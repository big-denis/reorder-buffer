==> flow/design.v <==
module counter #(
  WIDTH = 4
) (
  input  logic             clk,
  input  logic             rst_n,
  input  logic             en_i,
  output logic [WIDTH-1:0] data_o
);
logic [WIDTH-1:0] data;
assign data_o = data;
always_ff @( posedge clk ) begin
  if ( ~rst_n ) begin
    data <= 'b0;
  end
  else begin
    if ( en_i ) begin
      data <= data + 'b1;
    end
  end
end
endmodule
module mem_2ps #(   
  ADDR_WIDTH = 4,
  DATA_WIDTH = 8
) (
  input  logic clk,
  input  logic                  write_en_i,
  input  logic [ADDR_WIDTH-1:0] addr_write_i,
  input  logic [DATA_WIDTH-1:0] data_write_i,
  input  logic [ADDR_WIDTH-1:0] addr_read_i,
  output logic [DATA_WIDTH-1:0] data_read_o
);
localparam MEM_DEPTH = 2**ADDR_WIDTH;
logic [DATA_WIDTH-1:0] mem [0:MEM_DEPTH-1];
always_ff @( posedge clk ) begin   
  if ( write_en_i ) begin
    mem[addr_write_i] <= data_write_i;
  end
end
assign data_read_o = mem[addr_read_i];   
endmodule
module reorder_buffer #(
  parameter DATA_WIDTH = 8
) (
  input  logic clk,
  input  logic rst_n,
  input  logic            [3:0] s_arid_i,
  input  logic                  s_arvalid_i,
  output logic                  s_arready_o,
  output logic [DATA_WIDTH-1:0] s_rdata_o,
  output logic            [3:0] s_rid_o,
  output logic                  s_rvalid_o,
  input  logic                  s_rready_i,
  output logic            [3:0] m_arid_o,
  output logic                  m_arvalid_o,
  input  logic                  m_arready_i,
  input  logic [DATA_WIDTH-1:0] m_rdata_i,
  input  logic            [3:0] m_rid_i,
  input  logic                  m_rvalid_i,
  output logic                  m_rready_o
);
assign m_arid_o    = s_arid_i;      
assign m_arvalid_o = s_arvalid_i;   
assign s_arready_o = m_arready_i;   
logic  ar_handshake;
assign ar_handshake = m_arvalid_o && m_arready_i;
logic [3:0] cnt_w_data;
logic [3:0] cnt_r_data;
logic       valid_mem_clear;
counter cnt_w_inst (   
  .clk    ( clk          ),
  .rst_n  ( rst_n        ),
  .en_i   ( ar_handshake ),
  .data_o ( cnt_w_data   )
);
logic [3:0] id_mem_read_data;
logic       id_mem_valid;
mem_2ps #(   
  .DATA_WIDTH( 4 )
) id_mem_inst (
  .clk          ( clk ),
  .write_en_i   ( ar_handshake     ),
  .addr_write_i ( cnt_w_data       ),
  .data_write_i ( s_arid_i         ),
  .addr_read_i  ( cnt_r_data       ),
  .data_read_o  ( id_mem_read_data )
);
valid_mem valid_mem_id_inst (   
  .clk          ( clk   ),
  .rst_n        ( rst_n ),
  .set_i        ( ar_handshake    ),
  .addr_write_i ( s_arid_i        ),
  .clear_i      ( valid_mem_clear ),
  .addr_read_i  ( cnt_r_data      ),
  .read_data_o  ( id_mem_valid    )
);
assign m_rready_o = 1'b1;
logic  rm_handshake;
assign rm_handshake = m_rready_o && m_rvalid_i;
logic [DATA_WIDTH-1:0] data_mem_read_data;
mem_2ps #(   
  .DATA_WIDTH ( DATA_WIDTH )
) data_mem_inst (
  .clk          ( clk ),
  .write_en_i   ( rm_handshake       ),
  .addr_write_i ( m_rid_i            ),
  .data_write_i ( m_rdata_i          ),
  .addr_read_i  ( id_mem_read_data   ),
  .data_read_o  ( data_mem_read_data )
);
logic valid_mem_read_data;
valid_mem valid_mem_data_inst (   
  .clk          ( clk   ),
  .rst_n        ( rst_n ),
  .set_i        ( rm_handshake        ),
  .addr_write_i ( m_rid_i             ),
  .clear_i      ( valid_mem_clear     ),
  .addr_read_i  ( id_mem_read_data    ),
  .read_data_o  ( valid_mem_read_data )
);
assign s_rvalid_o = valid_mem_read_data && id_mem_valid;
logic  rs_handshake;
assign rs_handshake = s_rready_i && s_rvalid_o;
counter cnt_r_inst (   
  .clk    ( clk          ),
  .rst_n  ( rst_n        ),
  .en_i   ( rs_handshake ),
  .data_o ( cnt_r_data   )
);
assign valid_mem_clear = rs_handshake && ( cnt_r_data == 4'hf );
assign s_rdata_o = data_mem_read_data;
assign s_rid_o   = id_mem_read_data;
endmodule
module valid_mem #(
  ADDR_WIDTH = 4
) (
  input  logic clk,
  input  logic rst_n,
  input  logic                  set_i,
  input  logic [ADDR_WIDTH-1:0] addr_write_i,
  input  logic                  clear_i,
  input  logic [ADDR_WIDTH-1:0] addr_read_i,
  output logic                  read_data_o
);
localparam DATA_WIDTH = 2**ADDR_WIDTH;
logic [DATA_WIDTH-1:0] data;
logic                  output_ff;
always_ff @( posedge clk ) begin   
  if ( ~rst_n ) begin
    data <= 'b0;
  end
  else begin
    if ( clear_i ) begin
      data <= 'b0;
    end
    else begin
      if ( set_i ) begin
        data[addr_write_i] <= 'b1;
      end
      output_ff <= data[addr_read_i];
    end
  end
end
assign read_data_o = data[addr_read_i];   
endmodule
### Tool chain data of reorder_buffer

Tool output for the design above, in the order of the flow.
Lines are those of the file above, counted from 1.
Cell names lack the library's common part.
The mark - stands for no value.

* top: reorder_buffer
* clock: clk
* library: sky130hd
* corner: tt_025C_1v80

### After elaboration

Counts by Yosys on the flattened word-level netlist (proc, flatten, opt, wreduce; memories kept). Print and check cells are left out. Cells with the same type and inputs are merged into one.
Yosys's memory passes give these memory sizes; they may raise the number of words (mostly to a power of two), join words into wider ones and drop unused or constant bits.

* register bits: 40
* bits in writable memories: 192
* clocked read ports x word width: 4
* memory cells: 2
* input bits: 22
* cells after elaboration: 35

* add/sub/neg operators: 4
* equal/unequal tests: 1
* shift-type cells: 4
* multiplexer cells: 8
* bitwise gates (word level): 7
* reduce/logical cells: 5

Memory list
* data_mem_inst.mem: words 16, bits a word 8, rd ports 1, write ports 1, line 34 `logic [DATA_WIDTH-1:0] mem [0:MEM_DEPTH-1];`
* id_mem_inst.mem: words 16, bits a word 4, rd ports 1, write ports 1, line 34

Operator list (count)
* 1-bit by 5-bit variable shift with 16-bit output (first input constant): 2
* 16-bit AND: 2
* 16-bit OR: 2
* 16-bit by 4-bit variable part select with 1-bit output: 2
* 16-bit NOT: 2
* 4-bit 2-to-1 mux: 5
* 4-bit negator with 5-bit output: 2
* 4-bit by 1-bit adder with 4-bit output (second input constant): 2
* 8-bit 2-to-1 mux: 1
* 1-bit logical AND: 4
* 4-bit == test (second input constant): 1
* 2-bit OR reduction: 1
* 1-bit 2-to-1 mux: 2
* 1-bit NOT: 1

### Depth

Yosys ltp: most cells in a row. Word level: on the elaborated netlist, between registers, memories and ports. Mapped: between sequential cells and ports; inverters and the memories' decode and read muxes count.

* word-level depth: 5
* ABC_AREA: 1
* gate-level depth with buffers: 18

### After synthesis

Source: synth_stat.txt of the flow (Yosys; design flattened, memories mapped). It holds for the ABC_AREA given above (unset counts as 0); a run with the other value may have another netlist.
The area totals of this step are shown rounded.

Cells by type
* edfxtp_1: count 192, total area 5765.53 um^2
* dfxtp_1: count 44, total area 880.845 um^2
* nor2_1: count 119, total area 446.678 um^2
* nand2_1: count 113, total area 424.157 um^2
* nand3_1: count 74, total area 370.355 um^2
* nor2_4: count 30, total area 337.824 um^2
* a21oi_1: count 38, total area 190.182 um^2
* inv_1: count 49, total area 183.926 um^2
* ha_1: count 14, total area 175.168 um^2
* o21ai_0: count 35, total area 175.168 um^2
* o211ai_1: count 15, total area 112.608 um^2
* o21ai_1: count 22, total area 110.106 um^2
* o22ai_1: count 17, total area 106.352 um^2
* mux2i_1: count 10, total area 100.096 um^2
* o221ai_1: count 10, total area 87.584 um^2
* buf_4: count 10, total area 75.072 um^2
* or2_1: count 12, total area 75.072 um^2
* o311ai_1: count 7, total area 61.309 um^2

Not listed: further types 26, cells in them 82.

* standard cells after synthesis: 893
* synthesis area: 10000 um^2
* sequential part of the area: 6600 um^2
* flip-flops: 236

### Worst setup path after synthesis

OpenSTA on the mapped netlist: ideal clock, no wires. The path of least setup slack (recovery checks aside). Input and output delay are each 20% of the period. Register names are those of the netlist, which keeps one name where synthesis merged equal registers.

* path kind: flip-flop to output port
* start point: reg (name not given)
* end point: out s_rdata_o[0]
* clock period: 3.25 ns
* external output delay: 0.650 ns
* time at the first pin: 0.000 ns
* arrival time: 2.027 ns
* data required time: 2.600 ns
* path slack: 0.573 ns
* path delay: 2.027 ns
* stages: 14
* path buffers: 4
* period reached after synthesis: 2.677 ns

"path delay" is the arrival time less input delay plus setup time.
At an output port there is no setup time.
"stages": output pins that drive a net of the path, with the launching flip-flop's if there is one; two outputs of one cell count as two.
"period reached after synthesis" is the clock period less the worst setup slack; recovery checks do not enter. This is arithmetic on one report: input and output delays are still those of the set period (20% each).

* cells stage by stage: dfxtp_1 buf_4 buf_6 nand2_1 nand3_1 nand3_1 nand3_1 nand2_2 inv_2 buf_2 clkbuf_1 o22ai_1 o211ai_1 nand2_1

RTL lines, path post-synthesis
* to (decl): line 50 `output logic [DATA_WIDTH-1:0] s_rdata_o,`

Chain of elaborated cells between the ends: none given.
Nets of the timed path that keep an RTL name, with a line that drives or declares them; the list need not be complete.

Nets with RTL names, path post-synthesis
* s_rid_o[1]: line 51 `output logic            [3:0] s_rid_o,`

### Path in the finished layout

From the final timing report of flow run 2: the path of least setup slack in the routed layout; clock arrival at registers is part of the times.

* path kind: flip-flop to output port
* start point: reg (name not given)
* end point: out s_rdata_o[3]
* clock period: 3.69 ns
* external output delay: 0.74 ns
* time at the first pin: 0.52 ns
* arrival time: 2.92 ns
* data required time: 2.95 ns
* path slack: 0.03 ns
* stages: 14
* path buffers: 3

* cells stage by stage: dfxtp_4 buf_12 nand2_1 nand3_1 nand3_2 nand3_4 nand2_8 buf_16 or2_1 o21ai_1 o22ai_2 o211ai_1 nand2_1 dlygate4sd2_1

RTL lines, path after layout
* to (decl): line 50 `output logic [DATA_WIDTH-1:0] s_rdata_o,`

Chain of elaborated cells between the ends: none given.

Subject: reorder_buffer on sky130hd, stored results

Hello all,

Design reorder_buffer on sky130hd. What follows are 2 stored runs of the flow, each under its own settings; their order means nothing. The constraints put input and output delay at 20% of the set period each and load the outputs with 0.01 pF.
"worst setup path time" = time allowed to the worst setup path (clock period - input delay - output delay, where it has them) - its slack; a late launch clock adds to it, a late capture clock takes from it.
"power consumption" rests on the timing tool's default activity at the inputs, not on a simulated workload.
The results are shown rounded.

### Flow run 1

Settings: `period_ns=2.61`, `CORE_UTILIZATION=64`, `SETUP_SLACK_MARGIN=0.1`, `PLACE_DENSITY=0.57`, `CELL_PAD_IN_SITES_DETAIL_PLACEMENT=2`, `GPL_TIMING_DRIVEN=0`, `GPL_ROUTABILITY_DRIVEN=1`, `SLEW_MARGIN=30`, `MAX_ROUTING_LAYER=met5`, `CAP_MARGIN=20`, `CORE_MARGIN=2`

Incomplete, placement halted on DPL-0033.

### Flow run 2

Settings: `period_ns=3.69`, `CORE_UTILIZATION=52`, `PLACE_DENSITY_LB_ADDON=0.19`, `CELL_PAD_IN_SITES_DETAIL_PLACEMENT=1`, `ABC_AREA=1`, `CTS_CLUSTER_SIZE=44`, `CTS_CLUSTER_DIAMETER=56`, `MIN_ROUTING_LAYER=met1`, `MAX_ROUTING_LAYER=met4`, `CAP_MARGIN=20`, `CORE_MARGIN=2`, `SLEW_MARGIN=20`

- Area inside the die boundary: 21,000 um^2
- Post-route setup TNS: 0.000 ns
- Worst setup slack after layout: 0.034 ns
- Post-synthesis cell area: 10,000 um^2
- Power consumption: 5.5 mW
- Standard-cell area after routing: 12,000 um^2
- Worst setup path time: 2.92 ns
- Type of the worst setup path: flip-flop to output port

Thanks
